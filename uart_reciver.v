==> flow/design.v <==
module uart_rx(
    input clk_3125,
    input rx,
    output reg [7:0] rx_msg,
    output reg rx_parity,
    output reg parity_error,
    output reg rx_complete
);
localparam BAUD_MAX  = 26;    
localparam HALF_BAUD = 13;    
localparam [2:0]
    IDLE   = 0,
    START  = 1,
    DATA   = 2,
    PARITY = 3,
    STOP   = 4;
reg [2:0] state = IDLE;
reg [4:0] baud_cnt = 0;
reg [2:0] bit_idx = 0;
reg [7:0] data_buf;
reg parity_sample;
always @(posedge clk_3125) begin
    case(state)
    IDLE: begin
        rx_complete <= 0;
        if(!rx) begin                
            baud_cnt <= 0;
            state <= START;
        end
    end
    START: begin
        if(baud_cnt == HALF_BAUD) begin
            baud_cnt <= 0;
            bit_idx <= 0;
            state <= DATA;
        end else
            baud_cnt <= baud_cnt + 1;
    end
    DATA: begin
        if(baud_cnt == BAUD_MAX) begin
            baud_cnt <= 0;
            data_buf <= {rx, data_buf[7:1]};  
            if(bit_idx == 7)
                state <= PARITY;
            else
                bit_idx <= bit_idx + 1;
        end else
            baud_cnt <= baud_cnt + 1;
    end
    PARITY: begin
        if(baud_cnt == BAUD_MAX) begin
            parity_sample <= rx;     
            baud_cnt <= 0;
            state <= STOP;
        end else
            baud_cnt <= baud_cnt + 1;
    end
    STOP: begin
        if(baud_cnt == BAUD_MAX) begin
            baud_cnt <= 0;
            rx_msg <= data_buf;
            rx_parity <= parity_sample;
            parity_error <= (parity_sample != ^data_buf);
            rx_complete <= 1;
            state <= IDLE;
        end else
            baud_cnt <= baud_cnt + 1;
    end
    endcase
end
endmodule
Reports on uart_rx
What the tools print for uart_rx, step after step.
Lines are those of the file above, counted from 1.
Operators: Yosys type, input widths -> output width; for muxes data width and select width s.
Library cell names are shortened.
A cell with -- has no value.
- top: uart_rx
- clock port: clk_3125
- cell library: sky130hd
- corner: tt_025C_1v80

Word-level counts
Source: Yosys, flattened and elaborated, memories not mapped. Widths are those after wreduce. Registers that Yosys merges into a memory's read port (data or address) are not register bits. Print and check cells do not count. Equal cells are merged and count once.
- bits in registers: 31
- noted input port bits: 2
- output and inout port bits: 11
- elaborated cells at 56
- noted add/sub/neg operators: 2
- noted equal/unequal tests: 15
- mux-type cells at 17
- reductions and logical operators at 13
- operator list (kind ; number):
    $mux 3 ; 9
    $pmux 5 s3 ; 1
    $pmux 3 s5 ; 1
    $mux 5 ; 3
    $ne 2x2->1 const B ; 7
    $reduce_and 2->1 ; 5
    $reduce_xor 8->1 ; 1
    $reduce_and 7->1 ; 1
    $eq 3x2->1 const B ; 2
    $eq 3x3->1 const B ; 2
    $pmux 3 s2 ; 1
    $add 5x1->5 const B ; 1
    $eq 5x4->1 const B ; 1
    $eq 5x5->1 const B ; 1
    $reduce_bool 5->1 ; 1
    $reduce_bool 2->1 ; 2
    $reduce_and 4->1 ; 1
    $add 3x1->3 const B ; 1
    $eq 3x1->1 const B ; 1
    $logic_not 3->1 ; 1
    $reduce_or 3->1 ; 1
    $pmux 1 s2 ; 1
    $ne 1x1->1 ; 1
    $mux 1 ; 1

Logic depth
Depth = most cells in a row (Yosys ltp): at word level without a register or memory, in the mapped netlist without a sequential cell, where the memories' decode and read muxes count.
- depth in word-level cells: 4
- ABC_AREA at 1
- noted gate-level depth with buffers: 10
- mapped depth without buffers at 10

Synthesis result
Source: synth_stat.txt of the flow (Yosys; design flattened, memories mapped). It holds for the ABC_AREA given above (unset counts as 0); a run with the other value may have another netlist.
The area totals of this step are shown rounded.
- cell count at 117
- noted mapped area: 1400 µm²
- noted area of sequential cells: 930 µm²
- noted mapped flip-flops: 31
- noted buffer cells: 0
- cells by type (cell type ; number ; area in all (µm²)):
    edfxtp_1 ; 31 ; 930.893
    nand2_1 ; 20 ; 75.072
    ha_1 ; 5 ; 62.56
    inv_1 ; 14 ; 52.55
    nor2_1 ; 12 ; 45.043
    nand2_2 ; 7 ; 43.792
    xor2_1 ; 5 ; 43.792
    nand3_1 ; 7 ; 35.034
    xnor2_1 ; 3 ; 26.275
    a21oi_1 ; 4 ; 20.019
    nor3_4 ; 1 ; 16.266
    a211oi_2 ; 1 ; 12.512
    inv_2 ; 3 ; 11.261
    nor3_2 ; 1 ; 10.01
    a21boi_0 ; 1 ; 7.507
    nand4_1 ; 1 ; 6.256
    o21ai_0 ; 1 ; 5.005

Path before layout
Path of least setup slack by OpenSTA after synthesis, without wires, with an ideal clock, recovery checks aside; 20% of the period is set as input and as output delay. Where synthesis merged equal registers, the netlist keeps one of their names.
- kind: flip-flop to flip-flop
- from: register baud_cnt[0]
- to: register parity_error
- noted clock period: 2.7 ns
- setup time: 0.376 ns
- time at the first pin: 0.000 ns
- data arrival time: 1.310 ns
- required time at 2.324 ns
- path slack at 1.013 ns
- path delay at 1.686 ns
- noted driving pins on the path: 5
- noted path buffers: 0
- synthesis period reached at 1.687 ns
"path delay" = arrival - input delay + setup time.
"driving pins on the path" counts driving pins, that of a launching flip-flop among them; a cell with two outputs on the path counts twice.
"synthesis period reached" is the clock period less the worst setup slack; recovery checks do not enter. This is arithmetic on one report: input and output delays are still those of the set period (20% each).
The rows between start and end are the longest chain of elaborated cells between them; the timing report does not say that the signal goes this way. Where chains are equally long, one stands for them.
A line is the first line of the expression or statement that the cell stems from. Yosys adds cells for indexed reads and writes and turns some case tables into memories.
A register here has more assigning lines than the two given.
- cell sequence: edfxtp_1 inv_1 ha_1 nand3_1 nor2_1
- cells in the longest elaborated chain at 2
- elaborated cells on any way between the ends: 2
- classes of those cells: eq/ne (1); reduce/logical (1)
- ends and longest elaborated chain, post-synthesis (item ; RTL line ; RTL):
    start, declared ; 18 ; reg [4:0] baud_cnt = 0;
    start, assigned ; 37 ; baud_cnt <= baud_cnt + 1;
    start, assigned ; 48 ; baud_cnt <= baud_cnt + 1;
    $eq 5x5->1 ; 59 ; if(baud_cnt == BAUD_MAX) begin
    $reduce_and 2->1 ; -- ;
    end, assigned ; 63 ; parity_error <= (parity_sample != ^data_buf);
    end, declared ; 6 ; output reg parity_error,

Timing after layout
From the final timing report of run A: the path of least setup slack in the routed layout; clock arrival at registers is part of the times.
- kind: flip-flop to flip-flop
- from: register baud_cnt[0]
- to: register state[1]
- noted clock period: 1.85 ns
- setup time: 0.32 ns
- time at the first pin: 0.32 ns
- data arrival time: 1.72 ns
- required time at 1.86 ns
- path slack at 0.14 ns
- noted driving pins on the path: 7
- noted path buffers: 0
The rows between start and end are the longest chain of elaborated cells between them; the timing report does not say that the signal goes this way. Where chains are equally long, one stands for them.
A register here has more assigning lines than the two given.
Only ways into the end's enable, where the timed path ends, are counted here.
- cell sequence: edfxtp_1 inv_1 ha_1 nand3_1 nand2_1 nand2_1 nor3_2
- cells in the longest elaborated chain at 3
- elaborated cells on any way between the ends: 7
- classes of those cells: eq/ne (6); reduce/logical (1)
- ends and longest elaborated chain, after layout (item ; RTL line ; RTL):
    start, declared ; 18 ; reg [4:0] baud_cnt = 0;
    start, assigned ; 37 ; baud_cnt <= baud_cnt + 1;
    start, assigned ; 48 ; baud_cnt <= baud_cnt + 1;
    $eq 5x5->1 ; 59 ; if(baud_cnt == BAUD_MAX) begin
    $ne 2x2->1 ; -- ;
    $reduce_and 7->1 ; -- ;
    end, assigned ; 54 ; state <= STOP;
    end, assigned ; 65 ; state <= IDLE;
    end, declared ; 17 ; reg [2:0] state = IDLE;

==> runs of uart_rx <==
Measured results for uart_rx: 2 stored runs of the Yosys and OpenROAD flow on sky130hd. The settings differ; the order carries no meaning. The constraints put input and output delay at 20% of the set period each and load the outputs with 0.01 pF.
"achieved clock period" means the clock period less the worst setup slack. The figure is calculated, with input and output delays left at 20% of the set period.
By "critical setup path time" is meant the share of the clock period that the worst setup path is allowed (20% is reserved at inputs, 20% at outputs), minus its slack. Clock arrival times at its registers enter into it.
"total power after layout": no workload was simulated; the value follows from the tool's default switching activity.
The results are shown rounded.

Run A

==> flow/run.sh <==
#!/bin/bash
# the make line also repeats the synthesis and layout settings of config.mk as NAME=value (left out here)
make -C /OpenROAD-flow-scripts/flow DESIGN_CONFIG=/design/flow/config.mk WORK_HOME=/design/flow/orfs CLKGATE_MAP_FILE= finish
==> flow/config.mk <==
export PLATFORM = sky130hd
export DESIGN_NAME = uart_rx
export DESIGN_NICKNAME = uart_rx
export VERILOG_FILES = /design/flow/design.v
export SDC_FILE = /design/flow/constraint.sdc
export NUM_CORES = 4
export LEC_CHECK = 0
export ABC_AREA = 1
export CAP_MARGIN = 40
export CORE_ASPECT_RATIO = 1.21
export CORE_MARGIN = 2
export CORE_UTILIZATION = 49
export CTS_CLUSTER_DIAMETER = 290
export PLACE_DENSITY_LB_ADDON = 0.18
export SLEW_MARGIN = 5
==> flow/constraint.sdc <==
create_clock -name core_clock -period 1.85 [get_ports {clk_3125}]
set_input_delay 0.3700 -clock core_clock [delete_from_list [all_inputs] [get_ports {clk_3125}]]
set_output_delay 0.3700 -clock core_clock [all_outputs]
set_load 0.01 [all_outputs]

Measured in run A:
- total negative slack on setup checks at 0.000 ns
- standard-cell area after routing: 1700 µm²
- critical setup path time at 1.71 ns
- critical path kind: flip-flop to flip-flop
- total power after layout: 2.2 mW
- noted the full die area: 3300 µm²
- noted the achieved clock period: 1.708 ns
- noted the synthesized cell area: 1400 µm²
- setup slack of the worst path at 0.14 ns
- final worst hold slack at 0.49 ns
- noted the utilization of the finished layout: 0.6

Run B

==> flow/run.sh <==
#!/bin/bash
# the make line also repeats the synthesis and layout settings of config.mk as NAME=value (left out here)
make -C /OpenROAD-flow-scripts/flow DESIGN_CONFIG=/design/flow/config.mk WORK_HOME=/design/flow/orfs CLKGATE_MAP_FILE= finish
==> flow/config.mk <==
export PLATFORM = sky130hd
export DESIGN_NAME = uart_rx
export DESIGN_NICKNAME = uart_rx
export VERILOG_FILES = /design/flow/design.v
export SDC_FILE = /design/flow/constraint.sdc
export NUM_CORES = 4
export LEC_CHECK = 0
export CAP_MARGIN = 20
export CELL_PAD_IN_SITES_GLOBAL_PLACEMENT = 3
export CORE_MARGIN = 2
export CORE_UTILIZATION = 39
export CTS_CLUSTER_DIAMETER = 66
export MAX_ROUTING_LAYER = met5
export PLACE_DENSITY = 0.94
export SETUP_SLACK_MARGIN = 1.03
export SLEW_MARGIN = 20
==> flow/constraint.sdc <==
create_clock -name core_clock -period 3.79 [get_ports {clk_3125}]
set_input_delay 0.7580 -clock core_clock [delete_from_list [all_inputs] [get_ports {clk_3125}]]
set_output_delay 0.7580 -clock core_clock [all_outputs]
set_load 0.01 [all_outputs]

Measured in run B:
- noted the synthesized cell area: 1400 µm²
- noted the achieved clock period: 2.048 ns
- total negative slack on setup checks at 0.000 ns
- standard-cell area after routing: 1700 µm²
- total power after layout: 0.64 mW
- noted the utilization of the finished layout: 0.49
- noted the full die area: 4100 µm²
- setup slack of the worst path at 1.7 ns
- critical setup path time at 2.05 ns
- critical path kind: flip-flop to flip-flop
- final worst hold slack at 0.48 ns
