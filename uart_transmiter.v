==> flow/design.v <==
module uart_tx(
    input clk_3125,
    input parity_type,       
    input tx_start,
    input [7:0] data,
    output reg tx,
    output reg tx_done
);
localparam BAUD_MAX = 26;  
localparam [2:0]
    IDLE   = 0,
    START  = 1,
    DATA   = 2,
    PARITY = 3,
    STOP   = 4;
reg [2:0] state = IDLE;
reg [4:0] baud_cnt = 0;
reg [2:0] bit_idx = 0;
reg [7:0] data_buf;
reg parity_bit;
initial begin
    tx = 1'b1;
    tx_done = 1'b0;
end
always @(posedge clk_3125) begin
    case(state)
    IDLE: begin
        tx <= 1'b1;
        tx_done <= 0;
        if(tx_start) begin
            data_buf <= data;
            parity_bit <= ^data;
            baud_cnt <= 0;
            state <= START;
        end
    end
    START: begin
        tx <= 0;
        if(baud_cnt == BAUD_MAX) begin
            baud_cnt <= 0;
            bit_idx <= 0;
            state <= DATA;
        end else
            baud_cnt <= baud_cnt + 1;
    end
    DATA: begin
        tx <= data_buf[0];                 
        if(baud_cnt == BAUD_MAX) begin
            baud_cnt <= 0;
            data_buf <= {1'b0, data_buf[7:1]};  
            if(bit_idx == 7)
                state <= PARITY;
            else
                bit_idx <= bit_idx + 1;
        end else
            baud_cnt <= baud_cnt + 1;
    end
    PARITY: begin
        tx <= parity_type ? ~parity_bit : parity_bit;
        if(baud_cnt == BAUD_MAX) begin
            baud_cnt <= 0;
            state <= STOP;
        end else
            baud_cnt <= baud_cnt + 1;
    end
    STOP: begin
        tx <= 1;
        if(baud_cnt == BAUD_MAX) begin
            tx_done <= 1;
            state <= IDLE;
        end else
            baud_cnt <= baud_cnt + 1;
    end
    endcase
end
endmodule
From RTL to reports: uart_tx
What the tools print for uart_tx, step after step.
Lines are those of the file above, counted from 1.
Cell names lack the library's common part.
{ "design": {"design": "uart_tx", "clock_port": "clk_3125", "cell_library": "sky130hd", "lib_corner": "tt_025C_1v80"} }

Word level
Counts by Yosys on the flattened word-level netlist (proc, flatten, opt, wreduce; memories kept). Register bits leave out memories and registers merged into their read ports (data or address). Print and check cells are left out.
{ "bits": {"regBits": 22, "inputBits": 11, "word_cells": 60, "out_inout_bits": 2} }
{ "op_classes": {"n_mux": 21, "n_eq": 14, "logic": 1, "addsub": 2, "reduce_and_logical": 15} }
{ "op_table": {"columns": ["op", "count"], "rows": [
  ["two-way mux 3 bit", 8],
  ["inequality test 2 bit with constant B", 8],
  ["case mux 8 bit (select 2 bit)", 1],
  ["two-way mux 8 bit", 2],
  ["case mux 5 bit (select 3 bit)", 1],
  ["case mux 3 bit (select 5 bit)", 1],
  ["two-way mux 5 bit", 3],
  ["parity 8 bit", 1],
  ["AND reduction 7 bit", 1],
  ["nonzero test 2 bit", 3],
  ["equality test 3 x 2 -> 1 bit with constant B", 2],
  ["equality test 3 bit with constant B", 2],
  ["AND reduction 3 bit", 2],
  ["case mux 3 bit (select 2 bit)", 1],
  ["adder 5 x 1 -> 5 bit with constant B", 1],
  ["equality test 5 bit with constant B", 1],
  ["nonzero test 5 bit", 1],
  ["AND reduction 2 bit", 2],
  ["AND reduction 4 bit", 1],
  ["nonzero test 4 bit", 1],
  ["case mux 1 bit (select 4 bit)", 1],
  ["adder 3 x 1 -> 3 bit with constant B", 1],
  ["equality test 3 x 1 -> 1 bit with constant B", 1],
  ["zero test 3 bit", 1],
  ["OR reduction 3 bit", 1],
  ["OR reduction 2 bit", 1],
  ["case mux 1 bit (select 2 bit)", 1],
  ["two-way mux 1 bit", 2],
  ["NOT 1 bit", 1]
]} }

Depth
Longest topological path by Yosys (ltp), each cell counted once; first at word level (registers and memories cut), then after technology mapping (sequential cells cut; the memories' decode and read muxes count).
{ "depth": {"ltp_word": 4, "abc_area": 1, "ltp_mapped": 8, "depth_no_buf": 8} }

Netlist
Source: synth_stat.txt of the flow (Yosys; design flattened, memories mapped). It holds for the ABC_AREA given above (unset counts as 0); a run with the other value may have another netlist.
Totals and module areas in this step are rounded.
{ "mapped": {"buf_cells": 1, "cell_count": 140, "ffs": 22, "area_um2": 1270, "sequential_area_um2": 661} }
{ "types": {"columns": ["type", "count", "type_area_um2"], "rows": [
  ["edfxtp_1", 22, 660.634],
  ["nand2_1", 43, 161.405],
  ["inv_1", 22, 82.579],
  ["nor2_1", 15, 56.304],
  ["ha_1", 4, 50.048],
  ["a21oi_2", 5, 43.792],
  ["o21ai_0", 7, 35.034],
  ["xor2_1", 3, 26.275],
  ["nand3_1", 4, 20.019],
  ["nor2_8", 1, 20.019],
  ["xnor2_1", 2, 17.517],
  ["nand4_2", 1, 12.512],
  ["buf_6", 1, 11.261],
  ["nand2_4", 1, 11.261],
  ["nor2_4", 1, 11.261],
  ["nor3_2", 1, 10.01],
  ["inv_2", 2, 7.507],
  ["inv_4", 1, 6.256]
]} }
Other cell types: 4; their cells: 4.

Timing after synthesis
Source: OpenSTA report_checks on the synthesized netlist (no wires, ideal clock, input and output delay 20% of the period each), path of least setup slack; recovery checks are left aside. Register names are those of the netlist, which keeps one name where synthesis merged equal registers.
{ "synth_path": {"kind": "reg-to-reg", "startpoint": "register baud_cnt[0]", "endpoint": "register data_buf[0]", "clock_period_ns": 1.85, "n_path_buf": 0, "t_first_pin_ns": 0.000, "setup_slack_ns": 0.128, "setup_ns": 0.376, "driving_pins": 5, "required_time_ns": 1.474, "delay_ns": 1.722, "arrival_time_ns": 1.346, "period_less_setup_slack_ns": 1.722} }
"delay_ns" = arrival - input delay + setup time.
"driving_pins" counts driving pins, that of a launching flip-flop among them; a cell with two outputs on the path counts twice.
"period_less_setup_slack_ns" = period - worst setup slack (recovery checks aside). The figure is calculated, with input and output delays left at 20% of the set period.
The rows between start and end are the longest chain of elaborated cells between them; the timing report does not say that the signal goes this way. Where chains are equally long, one stands for them.
Each line given opens the expression or statement behind the cell; cells for indexed reads and writes are added by Yosys, which also makes memories of some case tables.
At most two assigning lines are given for a register; there are more.
The path ends at the enable pin of a flip-flop; only ways to that pin are counted.
{ "synth_between": {"cell_sequence": "edfxtp_1 -> inv_1 -> ha_1 -> nand4_2 -> o22ai_1", "elab_chain_cells": 3, "cone_cells": 3, "classes_between": "eq/ne (2); reduce/logical (1)"} }
{ "synth_rtl": {"columns": ["item", "line_no", "rtl"], "rows": [
  ["from (decl)", 17, "reg [4:0] baud_cnt = 0;"],
  ["from (assign)", 44, "baud_cnt <= baud_cnt + 1;"],
  ["from (assign)", 56, "baud_cnt <= baud_cnt + 1;"],
  ["equality test 5 bit", 48, "if(baud_cnt == BAUD_MAX) begin"],
  ["inequality test 2 bit", null, null],
  ["AND reduction 3 bit", null, null],
  ["to (assign)", 31, "data_buf <= data;"],
  ["to (assign)", 50, "data_buf <= {1'b0, data_buf[7:1]};"],
  ["to (decl)", 19, "reg [7:0] data_buf;"]
]} }

Timing after layout
Path of least setup slack in the final report of job 1 (OpenROAD, finished layout, wires in). Where an end is a register, its clock arrival counts in the times.
{ "layout_path": {"kind": "reg-to-reg", "startpoint": "register state[2]", "endpoint": "register data_buf[5]", "n_path_buf": 1, "required_time_ns": 1.42, "driving_pins": 5, "setup_ns": 0.31, "setup_slack_ns": -0.05, "clock_period_ns": 1.44, "arrival_time_ns": 1.48, "t_first_pin_ns": 0.30} }
The rows between start and end are the longest chain of elaborated cells between them; the timing report does not say that the signal goes this way. Where chains are equally long, one stands for them.
At most two assigning lines are given for a register; there are more.
The path ends at the enable pin of a flip-flop; only ways to that pin are counted.
{ "layout_between": {"cell_sequence": "edfxtp_1 -> buf_6 -> nor2_4 -> inv_4 -> o22ai_4", "elab_chain_cells": 3, "cone_cells": 6, "cone_lines": 1, "classes_between": "eq/ne (3); reduce/logical (3)"} }
{ "layout_rtl": {"columns": ["item", "line_no", "rtl"], "rows": [
  ["from (decl)", 16, "reg [2:0] state = IDLE;"],
  ["from (assign)", 34, "state <= START;"],
  ["from (assign)", 42, "state <= DATA;"],
  ["equality test 3 x 2 -> 1 bit", 26, "case(state)"],
  ["nonzero test 2 bit", null, null],
  ["AND reduction 3 bit", null, null],
  ["to (assign)", 31, "data_buf <= data;"],
  ["to (assign)", 50, "data_buf <= {1'b0, data_buf[7:1]};"],
  ["to (decl)", 19, "reg [7:0] data_buf;"]
]} }

Flow measurements of uart_tx on sky130hd: 2 stored runs with different settings, listed in no order. Input and output delays are each 20% of the period that was set; the output load is 0.01 pF.
"period_reached_ns" means the clock period less the worst setup slack. The figure is calculated, with input and output delays left at 20% of the set period.
"design_power_w" is the tool's figure for a default switching activity; nothing was simulated.
The results are shown rounded.
[
  {
    "run": "job 1",
    "settings": { "period_ns": 1.44, "CORE_UTILIZATION": 38, "PLACE_DENSITY_LB_ADDON": 0.05, "CORE_MARGIN": 10, "CELL_PAD_IN_SITES_GLOBAL_PLACEMENT": 2, "ABC_AREA": 1, "GPL_TIMING_DRIVEN": 0, "CTS_CLUSTER_SIZE": 66, "CTS_CLUSTER_DIAMETER": 50, "SLEW_MARGIN": 0, "CAP_MARGIN": 20 },
    "results": { "tns_ns": -0.582, "period_reached_ns": 1.492, "timing.hold.ws_ns": 0.555, "final_stdcell_area_um2": 1630, "ws_setup_ns": -0.052, "design_power_w": 0.00291, "synth_area_um2": 1270, "design.die.area_um2": 6040 }
  },
  {
    "run": "job 2",
    "settings": { "period_ns": 1.66, "CAP_MARGIN": 20, "CORE_MARGIN": 2, "CORE_UTILIZATION": 40, "SLEW_MARGIN": 20 },
    "results": { "tns_ns": -0.017, "period_reached_ns": 1.666, "timing.hold.ws_ns": 0.560, "final_stdcell_area_um2": 1500, "ws_setup_ns": -0.006, "design_power_w": 0.00094, "synth_area_um2": 1170, "design.die.area_um2": 3380 }
  }
]
